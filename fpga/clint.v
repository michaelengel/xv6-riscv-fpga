==> flow/design.v <==
`default_nettype none
module clint(
	input wire i_clk,
	input wire i_rst,
	input wire [15:0] i_addr,
	input wire [3:0] i_we,
	output wire [31:0] o_dat_r,
	input wire [31:0] i_dat_w,
	input wire i_stb,
	output wire o_ack,
	output wire o_timer_int,
	output wire o_software_int
);
assign o_ack = i_stb;
wire addr_is_msip       = (i_addr==16'h0000);
wire addr_is_mtimecmp_l = (i_addr==16'h4000);
wire addr_is_mtimecmp_h = (i_addr==16'h4004);
wire addr_is_mtime_l    = (i_addr==16'hBFF8);
wire addr_is_mtime_h    = (i_addr==16'hBFFC);
reg msip;
always @(posedge i_clk)
	if (i_rst) msip <= 0;
	else if (addr_is_msip & i_stb & i_we[0]) msip <= i_dat_w[0];
reg [63:0] mtimecmp;
always @(posedge i_clk)
	if (i_rst) mtimecmp <= 0; 
	else if (addr_is_mtimecmp_l) begin
		if (i_stb & i_we[0]) mtimecmp[7:0]   <= i_dat_w[7:0];
		if (i_stb & i_we[1]) mtimecmp[15:8]  <= i_dat_w[15:8];
		if (i_stb & i_we[2]) mtimecmp[23:16] <= i_dat_w[23:16];
		if (i_stb & i_we[3]) mtimecmp[31:24] <= i_dat_w[31:24];
	end
	else if (addr_is_mtimecmp_h) begin
		if (i_stb & i_we[0]) mtimecmp[39:32] <= i_dat_w[7:0];
		if (i_stb & i_we[1]) mtimecmp[47:40] <= i_dat_w[15:8];
		if (i_stb & i_we[2]) mtimecmp[55:48] <= i_dat_w[23:16];
		if (i_stb & i_we[3]) mtimecmp[63:56] <= i_dat_w[31:24];
	end
reg [63:0] mtime;
always @(posedge i_clk)
	if (i_rst) mtime <= 0;
	else  mtime <= mtime + 1;
assign o_dat_r = (addr_is_msip?          {31'd0,msip}: 0)|
				 (addr_is_mtimecmp_l?  mtimecmp[31:0]: 0)|
				 (addr_is_mtimecmp_h? mtimecmp[63:32]: 0)|
				 (addr_is_mtime_l?        mtime[31:0]: 0)|
				 (addr_is_mtime_h?       mtime[63:32]: 0);
assign o_timer_int    = (mtime >= mtimecmp);
assign o_software_int = msip;
endmodule
* Step by step through the tools: clint
What the tools print for clint, step after step.
Lines are those of the file above, counted from 1.
Operators carry their Yosys type and port widths (W data, S select, Z words).
Library cell names are shortened.
Not given: -
- Top module :: clint
- Clock input :: i_clk
- Cell library :: sky130hd
- Corner :: tt_025C_1v80

* Word level
Yosys after proc, flatten, opt, wreduce and memory -nomap, before mapping. Enables and synchronous resets that opt folds into registers are not counted as muxes. Memory bits, and registers merged into a memory's read port (data or address), are not among the register bits. Print and check cells are not counted. Equal cells are merged and count once.
- Register bits after elaboration :: 129
- Cells after elaboration :: 41
- $add $sub $neg :: 1
- Order comparisons :: 1
- Equal/unequal tests :: 4
- Mux-type cells :: 5
- Bitwise logic cells :: 11
- Reduce/logical cells :: 9
** Operators by type and width (count)
- $mux W32 :: 4
- $or A32 B32 Y32 :: 3
- $add A64 B1 Y64 const B :: 1
- $ge A64 B64 Y1 :: 1
- $or A1 B32 Y32 :: 1
- $eq A16 B15 Y1 const B :: 2
- $eq A16 B16 Y1 const B :: 2
- $logic_not A16 Y1 :: 1
- $reduce_and A3 Y1 :: 4
- $reduce_and A2 Y1 :: 4
- $and A1 B1 Y1 :: 6
- $not A1 Y1 :: 1
- $mux W1 :: 1

* Longest topological paths
Yosys ltp: most cells in a row. Word level: on the elaborated netlist, between registers, memories and ports. Mapped: between sequential cells and ports; inverters and the memories' decode and read muxes count.
- Depth after elaboration :: 6
- ABC_AREA :: 0
- Mapped depth :: 9

* Synthesis result
Yosys stat after the flow's synthesis: flattened, memories mapped to cells. It holds for the ABC_AREA given above (unset counts as 0); a run with the other value may have another netlist.
Totals and module areas in this step are rounded.
- Standard cells after synthesis :: 896
- Chip area (Yosys) :: 0.00756 mm²
- Area of sequential cells :: 0.00258 mm²
- Flip-flops :: 129
- Buffer cells :: 44
** Cell types
- dfxtp_1 :: count 129, total area 2.58E+03 µm²
- ha_1 :: count 65, total area 813.28 µm²
- mux2i_1 :: count 65, total area 650.624 µm²
- nor2_1 :: count 137, total area 514.243 µm²
- a22oi_1 :: count 62, total area 465.446 µm²
- xor2_1 :: count 36, total area 315.302 µm²
- inv_1 :: count 67, total area 251.491 µm²
- nand2_1 :: count 64, total area 240.23 µm²
- nand4_1 :: count 34, total area 212.704 µm²
- xnor2_1 :: count 18, total area 157.651 µm²
- nand3_1 :: count 30, total area 150.144 µm²
- a21oi_1 :: count 28, total area 140.134 µm²
- clkbuf_1 :: count 30, total area 112.608 µm²
- and3_1 :: count 16, total area 100.096 µm²
- a21o_1 :: count 13, total area 97.594 µm²
- and4_1 :: count 10, total area 87.584 µm²
- nor3_1 :: count 12, total area 60.058 µm²
- o21ai_0 :: count 11, total area 55.053 µm²
Other cell types: 36; their cells: 69.

* Worst setup path after synthesis
Path of least setup slack by OpenSTA after synthesis, without wires, with an ideal clock, recovery checks aside; 20% of the period is set as input and as output delay. Where synthesis merged equal registers, the netlist keeps one of their names.
- Kind :: input to output
- Start :: input port i_addr[11]
- End :: output port o_dat_r[10]
- Clock period :: 3.87 ns
- External input delay :: 0.774 ns
- External output delay :: 0.774 ns
- Time at the first pin :: 0.774 ns
- Arrival time :: 2.228 ns
- Data required time :: 3.096 ns
- Setup slack :: 0.868 ns
- Delay of the path :: 1.454 ns
- Driving pins on the path :: 6
- Synthesis period reached :: 3.002 ns
"delay of the path" = arrival - input delay + setup time.
A path that ends at an output port has no setup time.
"driving pins on the path": output pins that drive a net of the path, with the launching flip-flop's if there is one; two outputs of one cell count as two.
"synthesis period reached" is the clock period less the worst setup slack; recovery checks do not enter. This is arithmetic on one report: input and output delays are still those of the set period (20% each).
Between the ends stands the longest chain of elaborated cells between them, by number of cells; it is not shown to be the way that was timed. Of several equally long chains one is given.
A line is the first line of the expression or statement that the cell stems from. Yosys adds cells for indexed reads and writes and turns some case tables into memories.
- Cells stage by stage :: nor4_1 nand4_1 nor3b_1 clkbuf_1 a22oi_1 nand2_1
- Cells in the longest elaborated chain :: 6
** RTL lines, path after synthesis
- start, declared :: line 5 : input wire [15:0] i_addr,
- $eq A16 B15 Y1 :: line 16 : wire addr_is_mtimecmp_l = (i_addr==16'h4000);
- $mux W32 :: line 44 : (addr_is_mtimecmp_l? mtimecmp[31:0]: 0)|
- $or A1 B32 Y32 :: line 43 : assign o_dat_r = (addr_is_msip?          {31'd0,msip}: 0)|
- $or A32 B32 Y32 (3 in a row) :: line 43
- end, declared :: line 7 : output wire [31:0] o_dat_r,

* Worst path after layout
From the final timing report of run B: the path of least setup slack in the routed layout; clock arrival at registers is part of the times.
- Kind :: register to output
- Start :: register mtimecmp[25]
- End :: output port o_timer_int
- Clock period :: 3.35 ns
- External output delay :: 0.67 ns
- Time at the first pin :: 0.44 ns
- Arrival time :: 2.72 ns
- Data required time :: 2.68 ns
- Setup slack :: -0.04 ns
- Driving pins on the path :: 11
Between the ends stands the longest chain of elaborated cells between them, by number of cells; it is not shown to be the way that was timed. Of several equally long chains one is given.
- Cells stage by stage :: dfxtp_2 inv_2 ha_4 a21oi_2 o21ai_2 a22o_1 or4_4 a311oi_4 o21ai_1 buf_4 buf_6
- Cells in the longest elaborated chain :: 1
** RTL lines, path after layout
- start, declared :: line 24 : reg [63:0] mtimecmp;
- start, assigned :: line 26 : if (i_rst) mtimecmp <= 0;
- start, assigned :: line 31 : if (i_stb & i_we[3]) mtimecmp[31:24] <= i_dat_w[31:24];
- $ge A64 B64 Y1 :: line 48 : assign o_timer_int    = (mtime >= mtimecmp);
- end, declared :: line 11 : output wire o_timer_int,

Top module clint; platform sky130hd; tools Yosys and OpenROAD; 2 stored runs in no particular order. Input and output delays are each 20% of the period that was set; the output load is 0.01 pF.
"achieved clock period" = clock period - worst setup slack. The figure is calculated, with input and output delays left at 20% of the set period.
"allowed time less slack (worst setup path)": the worst setup path's part of the clock period (all of it between registers, 20% less for each end at a port) less its slack. A launch clock that arrives late makes it longer, a capture clock that arrives late makes it shorter.
By "total power after layout" is meant OpenSTA's value without simulated activity: inputs other than the clock are taken to toggle once in ten clock periods, and the tool carries that through the logic.
The results are shown rounded.

* Run A
** Files
==> flow/run.sh <==
#!/bin/bash
# the make line also repeats the synthesis and layout settings of config.mk as NAME=value (left out here)
make -C /OpenROAD-flow-scripts/flow DESIGN_CONFIG=/design/flow/config.mk WORK_HOME=/design/flow/orfs CLKGATE_MAP_FILE= finish
==> flow/config.mk <==
export PLATFORM = sky130hd
export DESIGN_NAME = clint
export DESIGN_NICKNAME = clint
export VERILOG_FILES = /design/flow/design.v
export SDC_FILE = /design/flow/constraint.sdc
export NUM_CORES = 4
export LEC_CHECK = 0
export CAP_MARGIN = 20
export CELL_PAD_IN_SITES_DETAIL_PLACEMENT = 1
export CORE_ASPECT_RATIO = 0.84
export CORE_MARGIN = 2
export CORE_UTILIZATION = 65
export GPL_ROUTABILITY_DRIVEN = 1
export SETUP_SLACK_MARGIN = 0.22
export SLEW_MARGIN = 20
==> flow/constraint.sdc <==
create_clock -name core_clock -period 3.83 [get_ports {i_clk}]
set_input_delay 0.7660 -clock core_clock [delete_from_list [all_inputs] [get_ports {i_clk}]]
set_output_delay 0.7660 -clock core_clock [all_outputs]
set_load 0.01 [all_outputs]
** Results
No final report: placement broke off with DPL-0033.

* Run B
** Files
==> flow/run.sh <==
#!/bin/bash
# the make line also repeats the synthesis and layout settings of config.mk as NAME=value (left out here)
make -C /OpenROAD-flow-scripts/flow DESIGN_CONFIG=/design/flow/config.mk WORK_HOME=/design/flow/orfs CLKGATE_MAP_FILE= finish
==> flow/config.mk <==
export PLATFORM = sky130hd
export DESIGN_NAME = clint
export DESIGN_NICKNAME = clint
export VERILOG_FILES = /design/flow/design.v
export SDC_FILE = /design/flow/constraint.sdc
export NUM_CORES = 4
export LEC_CHECK = 0
export CAP_MARGIN = 30
export CELL_PAD_IN_SITES_GLOBAL_PLACEMENT = 2
export CORE_MARGIN = 3
export CORE_UTILIZATION = 16
export MAX_ROUTING_LAYER = met4
export PLACE_DENSITY_LB_ADDON = 0.19
export SETUP_SLACK_MARGIN = 0.61
export SLEW_MARGIN = 20
export TNS_END_PERCENT = 100
==> flow/constraint.sdc <==
create_clock -name core_clock -period 3.35 [get_ports {i_clk}]
set_input_delay 0.6700 -clock core_clock [delete_from_list [all_inputs] [get_ports {i_clk}]]
set_output_delay 0.6700 -clock core_clock [all_outputs]
set_load 0.01 [all_outputs]
** Results
- Total power after layout :: 3750 uW
- Allowed time less slack (worst setup path) :: 2.72 ns
- Worst path kind :: register to output
- Worst hold slack in the final report :: 0.529 ns
- Post-route setup TNS :: -0.044 ns
- Lowest setup slack :: -0.044 ns
- Area of the die :: 0.0499 mm²
- Area of the standard cells in the finished layout :: 0.0118 mm²
- Final design utilization :: 0.254
- Achieved clock period :: 3.394 ns
- Post-synthesis cell area :: 0.00756 mm²
