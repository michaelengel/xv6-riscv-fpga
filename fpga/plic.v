==> flow/design.v <==
`default_nettype none
module plic(
	input wire i_clk,
	input wire i_rst,
	input wire [23:0] i_addr,
	input wire [3:0] i_we,
	output wire [31:0] o_dat_r,
	input wire [31:0] i_dat_w,
	input wire i_stb,
	input wire [31:1] i_int,
	output wire o_ack,
	output wire o_ext_int_m,
	output wire o_ext_int_s
);
assign o_ack = i_stb;
wire addr_is_pending     = (i_addr == 24'h001000);
wire addr_is_enable_m    = (i_addr == 24'h002000);
wire addr_is_enable_s    = (i_addr == 24'h002080);
wire addr_is_claim_m     = (i_addr == 24'h200004);
wire addr_is_claim_s     = (i_addr == 24'h201004);
reg [31:0] enable_m;
always @(posedge i_clk) begin
	if (i_rst) enable_m <= 0;
	else if (addr_is_enable_m) begin
		if (i_stb & i_we[0]) enable_m[7:0]   <= i_dat_w[7:0];
		if (i_stb & i_we[1]) enable_m[15:8]  <= i_dat_w[15:8];
		if (i_stb & i_we[2]) enable_m[23:16] <= i_dat_w[23:16];
		if (i_stb & i_we[3]) enable_m[31:24] <= i_dat_w[31:24];
	end
end
reg [31:0] enable_s;
always @(posedge i_clk) begin
	if (i_rst) enable_s <= 0;
	else if (addr_is_enable_s) begin
		if (i_stb & i_we[0]) enable_s[7:0]   <= i_dat_w[7:0];
		if (i_stb & i_we[1]) enable_s[15:8]  <= i_dat_w[15:8];
		if (i_stb & i_we[2]) enable_s[23:16] <= i_dat_w[23:16];
		if (i_stb & i_we[3]) enable_s[31:24] <= i_dat_w[31:24];
	end
end
reg [31:0] pending_m;
always @(posedge i_clk)
	if (i_rst) pending_m <= 0;
	else if (i_stb & (|i_we) & addr_is_claim_m) pending_m <= pending_m & ~(1<<i_dat_w[7:0]);
	else pending_m <= pending_m | ({i_int,1'b0} & enable_m);
reg [31:0] pending_s;
always @(posedge i_clk)
	if (i_rst) pending_s <= 0;
	else if (i_stb & (|i_we) & addr_is_claim_s) pending_s <= pending_s & ~(1<<i_dat_w[7:0]);
	else pending_s <= pending_s | ({i_int,1'b0} & enable_s);
assign o_dat_r = (addr_is_pending?	  	 pending_m|pending_s   : 32'd0)|
				 (addr_is_enable_m?      enable_m    : 32'd0)|
				 (addr_is_enable_s?      enable_s    : 32'd0)|
				 (addr_is_claim_m?       claim_m_bin : 32'd0)|
				 (addr_is_claim_s?       claim_s_bin : 32'd0);
wire [31:0] claim_m = pending_m & -pending_m;
wire [31:0] claim_m_bin = {27'd0,|(claim_m & 32'hFFFF0000),
						         |(claim_m & 32'hFF00FF00),
						         |(claim_m & 32'hF0F0F0F0),
                                 |(claim_m & 32'hCCCCCCCC),
                                 |(claim_m & 32'hAAAAAAAA)};
wire [31:0] claim_s= pending_s & -pending_s;
wire [31:0] claim_s_bin = {27'd0,|(claim_s & 32'hFFFF0000),
						         |(claim_s & 32'hFF00FF00),
						         |(claim_s & 32'hF0F0F0F0),
                                 |(claim_s & 32'hCCCCCCCC),
                                 |(claim_s & 32'hAAAAAAAA)};
assign o_ext_int_m = |pending_m;
assign o_ext_int_s = |pending_s;
endmodule
## Step by step through the tools: plic

Tool output for the design above, in the order of the flow.
Lines are those of the file above, counted from 1.
Operators: Yosys type, input widths -> output width; for muxes data width and select width s.
The mark n/a stands for no value.

| design | value |
|---|---|
| top module | plic |
| clock port | i_clk |
| standard-cell library | sky130hd |
| corner | tt_025C_1v80 |

## Word-level counts

Counts by Yosys on the flattened word-level netlist (proc, flatten, opt, wreduce; memories kept). Register bits leave out memories and registers merged into their read ports (data or address); mux counts leave out enables and synchronous resets folded into registers. Print and check cells are left out. Cells with the same type and inputs are merged into one.

| operators by class | value |
|---|---|
| shift-type cells | 1 |
| reduce/logical cells | 21 |
| add/subtract/negate cells | 2 |
| eq/ne operators | 5 |
| bitwise logic cells | 21 |
| mux-type cells | 7 |

Operator list:

| cell | count |
|---|---|
| $and 32x32->32 | 6 |
| $reduce_or 16->1 | 10 |
| $or 32x32->32 | 5 |
| $mux 32 | 5 |
| $or 32x5->32 | 2 |
| $neg 32->32 | 2 |
| $reduce_or 32->1 | 2 |
| $eq 24x14->1 const B | 2 |
| $eq 24x22->1 const B | 2 |
| $shl 1x8->32 const A | 1 |
| $not 32->32 | 1 |
| $eq 24x13->1 const B | 1 |
| $reduce_and 2->1 | 8 |
| $mux 5 | 2 |
| $and 1x1->1 | 7 |
| $reduce_or 4->1 | 1 |

| storage and ports | value |
|---|---|
| output and inout bits | 35 |
| flip-flop bits (word level) | 128 |
| elaborated cells | 67 |
| input port bits | 94 |

## Logic depth

Longest topological path by Yosys (ltp), each cell counted once; first at word level (registers and memories cut), then after technology mapping (sequential cells cut; the memories' decode and read muxes count).

| depth | value |
|---|---|
| depth after elaboration | 6 |
| ABC_AREA | 0 |
| depth in mapped cells | 7 |
| gate-level depth less buffers | 6 |

## Netlist

Source: synth_stat.txt of the flow (Yosys; design flattened, memories mapped). It holds for the ABC_AREA given above (unset counts as 0); a run with the other value may have another netlist.
The area totals of this step are shown rounded.

| mapped netlist | value |
|---|---|
| sequential part of the area | 2,560 sq um |
| synthesis area | 6,540 sq um |
| buffers | 41 |
| mapped flip-flops | 128 |
| standard cells after synthesis | 835 |

Cell types:

| cell type | count | area in all (sq um) |
|---|---|---|
| sky130_fd_sc_hd__dfxtp_1 | 128 | 2.56E+03 |
| sky130_fd_sc_hd__mux2i_1 | 56 | 560.538 |
| sky130_fd_sc_hd__a21oi_1 | 89 | 445.427 |
| sky130_fd_sc_hd__nand2_1 | 108 | 405.389 |
| sky130_fd_sc_hd__nor2_1 | 92 | 345.331 |
| sky130_fd_sc_hd__a211oi_1 | 35 | 262.752 |
| sky130_fd_sc_hd__o21ai_0 | 48 | 240.23 |
| sky130_fd_sc_hd__nand3_1 | 45 | 225.216 |
| sky130_fd_sc_hd__a31oi_1 | 31 | 193.936 |
| sky130_fd_sc_hd__o22ai_1 | 31 | 193.936 |
| sky130_fd_sc_hd__nor4_1 | 24 | 150.144 |
| sky130_fd_sc_hd__clkbuf_1 | 29 | 108.854 |
| sky130_fd_sc_hd__nor3_1 | 15 | 75.072 |
| sky130_fd_sc_hd__nor2b_1 | 10 | 62.56 |
| sky130_fd_sc_hd__inv_1 | 15 | 56.304 |
| sky130_fd_sc_hd__nand4b_1 | 6 | 52.55 |
| sky130_fd_sc_hd__buf_6 | 4 | 45.043 |
| sky130_fd_sc_hd__or3_1 | 7 | 43.792 |

Other cell types: 32; their cells: 62.

## Timing after synthesis

Source: OpenSTA report_checks on the synthesized netlist (no wires, ideal clock, input and output delay 20% of the period each), path of least setup slack; recovery checks are left aside. Register names are those of the netlist, which keeps one name where synthesis merged equal registers.

| timing after synthesis | value |
|---|---|
| kind | input-to-output |
| from | input i_addr[9] |
| to | output o_dat_r[10] |
| arrival time | 2.835 ns |
| period | 4.01 ns |
| delay of the path | 2.033 ns |
| external output delay | 0.802 ns |
| path buffers | 2 |
| slack | 0.373 ns |
| input delay | 0.802 ns |
| stages on the path | 7 |
| time at the first pin | 0.802 ns |
| data required time | 3.208 ns |
| synthesis period reached | 3.637 ns |

"delay of the path" is the arrival time less input delay plus setup time.
A path that ends at an output port has no setup time.
"stages on the path": output pins that drive a net of the path, with the launching flip-flop's if there is one; two outputs of one cell count as two.
"synthesis period reached" is the clock period less the worst setup slack; recovery checks do not enter. This is arithmetic on one report: input and output delays are still those of the set period (20% each).
Between the ends stands the longest chain of elaborated cells between them, by number of cells; it is not shown to be the way that was timed. Of several equally long chains one is given.
Each line given opens the expression or statement behind the cell; cells for indexed reads and writes are added by Yosys, which also makes memories of some case tables.

| between the ends, after synthesis | value |
|---|---|
| cell sequence | sky130_fd_sc_hd__or4_4 > sky130_fd_sc_hd__or4_1 > sky130_fd_sc_hd__or3_1 > sky130_fd_sc_hd__or2_1 > sky130_fd_sc_hd__buf_6 > sky130_fd_sc_hd__buf_6 > sky130_fd_sc_hd__o22ai_1 |
| cells in the longest elaborated chain | 6 |
| elaborated cells between the ends (all ways) | 10 |
| RTL lines with such cells | 6 |
| those cells by class | eq/ne (3); mux (3); logic (4) |

Ends and longest elaborated chain, after synthesis:

| item | RTL line | text |
|---|---|---|
| from (decl) | 5 | `input wire [23:0] i_addr,` |
| $eq 24x13->1 | 16 | `wire addr_is_pending     = (i_addr == 24'h001000);` |
| $mux 32 | 51 | `assign o_dat_r = (addr_is_pending? pending_m\|pending_s : 32'd0)\|` |
| $or 32x32->32 x2 | 51 |  |
| $or 32x5->32 x2 | 51 |  |
| to (decl) | 7 | `output wire [31:0] o_dat_r,` |

Top module plic; platform sky130hd; tools Yosys and OpenROAD; 2 stored runs in no particular order. Input and output delays are each 20% of the period that was set; the output load is 0.01 pF.
Settings: -- = not set for that run.

| name | run 1 | run 2 |
|---|---|---|
| period_ns | 6.5 | 3.92 |
| CORE_UTILIZATION | 57 | 69 |
| SETUP_SLACK_MARGIN | 0.4 | -0.25 |
| PLACE_DENSITY | 0.75 | -- |
| HOLD_SLACK_MARGIN | -0.05 | -- |
| CELL_PAD_IN_SITES_GLOBAL_PLACEMENT | 3 | 0 |
| CELL_PAD_IN_SITES_DETAIL_PLACEMENT | 0 | -- |
| CTS_CLUSTER_SIZE | 43 | 15 |
| MAX_ROUTING_LAYER | met4 | met4 |
| CAP_MARGIN | 20 | 0 |
| CORE_MARGIN | 2 | 3 |
| SLEW_MARGIN | 20 | 20 |
| PLACE_DENSITY_LB_ADDON | -- | 0.12 |
| ABC_AREA | -- | 0 |
| GPL_TIMING_DRIVEN | -- | 0 |
| CTS_CLUSTER_DIAMETER | -- | 82 |
| MIN_ROUTING_LAYER | -- | met2 |

Run 1: unfinished; error GPL-0301 in placement
Run 2: unfinished; error FLW-0024 in placement
